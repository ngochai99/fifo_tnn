==> flow/design.v <==
`timescale 1ns / 1ps
module dual_port_ram_simple
    #(
    parameter DATA_WIDTH = 8, 
              ADDR_WIDTH = 3
    )
    (
    input                       clk, 
    input                       we, 
    input   [ADDR_WIDTH - 1: 0] w_addr, r_addr,
    input   [DATA_WIDTH - 1: 0] d, 
    output  [DATA_WIDTH -1 :0]  q
    );
    reg     [DATA_WIDTH - 1: 0] ram [2**ADDR_WIDTH - 1: 0]; 
    reg     [ADDR_WIDTH - 1: 0] addr_reg; 
     always @(posedge clk)
     begin 
        if(we)
            ram[w_addr] <= d; 
        addr_reg <= r_addr; 
    end
    assign q = ram[addr_reg]; 
endmodule
`timescale 1ns / 1ps
module fifo_ctrl
    #(
        parameter ADDR_WIDTH = 3
    )
    (
        input   clk, reset, 
        input   rd, wr, 
        output  empty, full,
        output  [ADDR_WIDTH - 1: 0] w_addr, 
        output  [ADDR_WIDTH - 1: 0] r_addr, r_addr_next
    );
    reg [ADDR_WIDTH - 1: 0] w_ptr_reg, w_ptr_next, w_ptr_succ; 
    reg [ADDR_WIDTH - 1: 0] r_ptr_reg, r_ptr_next, r_ptr_succ; 
    reg                     empty_reg, full_reg, full_next, empty_next;  
    always @(posedge clk, posedge reset) begin 
        if (reset) begin 
            w_ptr_reg <= 8'd0; 
            r_ptr_reg <= 8'd0;
            full_reg  <= 8'd0; 
            empty_reg <= 8'd1;  
        end else begin 
            w_ptr_reg <= w_ptr_next; 
            r_ptr_reg <= r_addr_next; 
            full_reg  <= full_next;
            empty_reg <= empty_next;  
        end
    end
    always @* begin
        w_ptr_succ = w_ptr_reg + 1; 
        r_ptr_succ = r_ptr_reg + 1; 
        w_ptr_next = w_ptr_reg; 
        r_ptr_next = r_ptr_reg; 
        full_next  = full_reg; 
        empty_next = empty_reg;
        case ({wr, rd})
            2'b01:  
                if(~empty_reg) begin  
                    r_ptr_next = r_ptr_succ;
                    full_next  = 1'b0;
                    if(r_ptr_succ == w_ptr_reg)
                        empty_next = 1'b1;
                end    
            2'b10:  
                if(~full_reg) begin  
                    w_ptr_next = w_ptr_succ; 
                    empty_next = 1'b0; 
                    if(w_ptr_succ == r_ptr_reg)
                        full_next = 1'b1; 
                end
            2'b11:  
                begin 
                    w_ptr_next = w_ptr_succ; 
                    r_ptr_next = r_ptr_succ; 
                end 
        endcase 
    end
    assign w_addr = w_ptr_reg; 
    assign r_addr = r_ptr_reg; 
    assign r_addr_next = r_ptr_next; 
    assign full = full_reg; 
    assign empty = empty_reg; 
endmodule
`timescale 1ns / 1ps
module fifo_ram_syn
    #(
        parameter DATA_WIDTH = 8, 
        parameter ADDR_WIDTH = 3
    )
    (
        input   clk, reset, 
        input   rd, wr, 
        input   [DATA_WIDTH - 1: 0] w_data, 
        output  empty, full, 
        output  [DATA_WIDTH - 1: 0] r_data
    ); 
    wire [ADDR_WIDTH - 1: 0] w_addr, r_addr_next;
    wire wr_en, full_temp;   
    assign wr_en = wr & ~full_temp; 
    assign full  = full_temp; 
    fifo_ctrl       #(.ADDR_WIDTH(ADDR_WIDTH)
                    )
    fifo_ctrl_unit  (.clk(clk),
                    .reset(reset), 
                    .rd(rd), 
                    .wr(wr), 
                    .empty(empty), 
                    .full(full_temp), 
                    .w_addr(w_addr), 
                    .r_addr(r_addr_next),
                    .r_addr_next()
                    ); 
    dual_port_ram_simple        #(.DATA_WIDTH(DATA_WIDTH),
                                .ADDR_WIDTH(ADDR_WIDTH)
                                )
    dual_port_ram_simple_unit   (.clk(clk), 
                                .we(wr_en), 
                                .w_addr(w_addr), 
                                .r_addr(r_addr_next), 
                                .d(w_data), 
                                .q(r_data)
                                ); 
endmodule
# Tool chain data of fifo_ram_syn
# The steps from the RTL of fifo_ram_syn to its reports follow in flow order.
# Lines are those of the file above, counted from 1.
# Library cell names are shortened.
# Not given: --
[inputs]
design = "fifo_ram_syn"
clock_port = "clk"
library = "sky130hd"
lib_corner = "tt_025C_1v80"

# After elaboration
# Counts by Yosys on the flattened word-level netlist (proc, flatten, opt, wreduce; memories kept). Register bits leave out memories and registers merged into their read ports (data or address). Print and check cells are left out. Cells with the same type and inputs are merged into one.
# Yosys's memory passes give these memory sizes; they may raise the number of words (mostly to a power of two), join words into wider ones and drop unused or constant bits.
[bits]
ff_bits = 8
latch_bits = 0
ram_bits = 64
romBits = 0
clocked_rd_ports_x_width = 8
memories = 1
output_inout_bits = 10
elab_cells = 38
[classes]
n_addsub = 2
multipliers = 0
div_mod_pow = 0
n_cmp = 0
equal = 7
n_shift = 0
muxes = 15
n_logic = 2
reduce_logical = 7
[memory_table]
columns = ["memory", "size", "width", "read_ports", "wr", "line_no", "text"]
rows = [
  ["dual_port_ram_simple_unit.ram", 8, 8, 1, 1, 14, "reg     [DATA_WIDTH - 1: 0] ram [2**ADDR_WIDTH - 1: 0];"],
]
[ops]
columns = ["op", "count"]
rows = [
  ["3-bit parallel mux with 2-bit select", 2],
  ["3-bit 2-to-1 mux", 3],
  ["2-bit AND reduction", 4],
  ["8-bit 2-to-1 mux", 1],
  ["1-bit 2-to-1 mux", 7],
  ["2-bit nonzero test", 3],
  ["3-bit by 1-bit adder with 3-bit output with constant B", 2],
  ["3-bit == test", 2],
  ["2-bit == test with constant B", 2],
  ["2-bit != test with constant B", 2],
  ["1-bit parallel mux with 2-bit select", 2],
  ["2-bit by 1-bit == test with 1-bit output with constant B", 1],
  ["1-bit AND", 1],
  ["1-bit NOT", 1],
]

# Depth
# Longest topological path by Yosys (ltp), each cell counted once; first at word level (registers and memories cut), then after technology mapping (sequential cells cut; the memories' decode and read muxes count).
[depth]
depth_word = 5
abc_area = 0
ltp_mapped = 4
mapped_depth_nobuf = 4

# Netlist
# The flow's flattened synthesis, as Yosys stat reports it; memories are mapped. The netlist is that of the ABC_AREA named above (0 if unset); the other value can give another one.
# The area totals of this step are shown rounded.
[mapped]
mapped_cells = 147
synth_area_um2 = 3024
seq_area_um2 = 2183
ff_cells = 75
buf_cells = 7
[types]
columns = ["cell", "count", "area_total_um2"]
rows = [
  ["edfxtp_1", 64, 1.92E+03],
  ["mux4_1", 16, 420.403],
  ["dfrtp_1", 7, 175.168],
  ["mux2_2", 10, 112.608],
  ["xnor2_1", 8, 70.067],
  ["dfxtp_1", 3, 60.058],
  ["dfstp_2", 1, 26.275],
  ["ha_1", 2, 25.024],
  ["nand2b_1", 4, 25.024],
  ["o21ai_0", 5, 25.024],
  ["nor2_1", 6, 22.522],
  ["buf_12", 1, 20.019],
  ["xor2_1", 2, 17.517],
  ["o211ai_1", 2, 15.014],
  ["buf_6", 1, 11.261],
  ["inv_1", 3, 11.261],
  ["buf_2", 2, 10.01],
  ["nor3_1", 2, 10.01],
]
# Other cell types: 7; their cells: 8.
# By module: a second synthesis without flattening, with its own total; a netlist apart from the flattened one above.
[hier_totals]
hier_cells = 145
hier_area_um2 = 3033
# Rows give one instance, submodules left out.
[by_module]
columns = ["mod", "instances", "n_cells", "mod_area_um2", "seq_area_um2"]
rows = [
  ["dual_port_ram_simple", 1, 109, 2591, 1982],
  ["fifo_ctrl #(ADDR_WIDTH=3)", 1, 35, 427.9, 201.4],
  ["fifo_ram_syn", 1, 1, 13.8, 0.0],
]

# Path before layout
# OpenSTA on the mapped netlist: ideal clock, no wires. The path of least setup slack (recovery checks aside). Input and output delay are each 20% of the period. Register names are those of the netlist, which keeps one name where synthesis merged equal registers.
[synth_path]
kind = "register to output"
startpoint = "register (no name shown)"
endpoint = "output r_data[0]"
period_ns = 3.31
launch_ns = 0.000
t_arrival_ns = 1.376
setup_slack_ns = 1.272
path_delay_ns = 1.376
driving_pins = 5
n_path_buf = 2
period_less_setup_slack_ns = 2.038
# "path_delay_ns" = arrival - input delay + setup time.
# At an output port there is no setup time.
# "driving_pins": output pins that drive a net of the path, with the launching flip-flop's if there is one; two outputs of one cell count as two.
# "period_less_setup_slack_ns" = period - worst setup slack (recovery checks aside). The figure is calculated, with input and output delays left at 20% of the set period.
[synth_between]
path_cell_list = "dfxtp_1 buf_6 buf_12 mux4_1 mux2_2"
[synth_rtl]
columns = ["item", "line_no", "text"]
rows = [
  ["to (decl)", 98, "output  [DATA_WIDTH - 1: 0] r_data"],
]
# Chain of elaborated cells between the ends: none given.

# Path in the finished layout
# Path of least setup slack in the final report of flow run 1 (OpenROAD, finished layout, wires in). Where an end is a register, its clock arrival counts in the times.
[layout_path]
kind = "register to output"
startpoint = "register (no name shown)"
endpoint = "output r_data[2]"
period_ns = 1.7
launch_ns = 0.34
t_arrival_ns = 1.85
setup_slack_ns = -0.49
driving_pins = 6
n_path_buf = 3
[layout_between]
path_cell_list = "dfxtp_4 buf_12 buf_6 mux4_2 mux2_4 buf_6"
[layout_rtl]
columns = ["item", "line_no", "text"]
rows = [
  ["to (decl)", 98, "output  [DATA_WIDTH - 1: 0] r_data"],
]
# Chain of elaborated cells between the ends: none given.

# Design fifo_ram_syn on sky130hd. What follows are 2 stored runs of the flow, each under its own settings; their order means nothing. The constraints put input and output delay at 20% of the set period each and load the outputs with 0.01 pF.
# "clock_period_reached_ns" is the run's clock period less its worst setup slack. It is reckoned from that one timing run; input and output delays stay at 20% of the period that was set.
# By "critical_path_time_ns" is meant the share of the clock period that the worst setup path is allowed (20% is reserved at inputs, 20% at outputs), minus its slack. Clock arrival times at its registers enter into it.
# "fin_power_uw" rests on the timing tool's default activity at the inputs, not on a simulated workload.
# Measured values are rounded.

[[run]]
name = "flow run 1"
[run.settings]
period_ns = 1.7
CORE_UTILIZATION = 33
SETUP_SLACK_MARGIN = -0.09
CELL_PAD_IN_SITES_GLOBAL_PLACEMENT = 2
ABC_AREA = 0
GPL_ROUTABILITY_DRIVEN = 0
CTS_CLUSTER_SIZE = 100
SLEW_MARGIN = 20
MIN_ROUTING_LAYER = "met2"
CAP_MARGIN = 20
CORE_MARGIN = 2
[run.results]
ys_area_um2 = 3024
setup_tns_ns = -3.377
fin_power_uw = 6586
clock_period_reached_ns = 2.195
critical_path_time_ns = 1.85
timing.worst_path_kind = "register to output"
final_die_area_um2 = 9946
utilization_frac = 0.431
worstSetupSlack_ns = -0.495
final_stdcell_area_um2 = 3795

[[run]]
name = "flow run 2"
[run.settings]
period_ns = 2.17
CORE_UTILIZATION = 36
CAP_MARGIN = 20
CORE_MARGIN = 2
SLEW_MARGIN = 20
[run.results]
clock_period_reached_ns = 2.268
final_stdcell_area_um2 = 3709
setup_tns_ns = -0.527
worstSetupSlack_ns = -0.098
fin_power_uw = 5093
utilization_frac = 0.454
ys_area_um2 = 3024
final_die_area_um2 = 9150
critical_path_time_ns = 1.83
timing.worst_path_kind = "register to output"
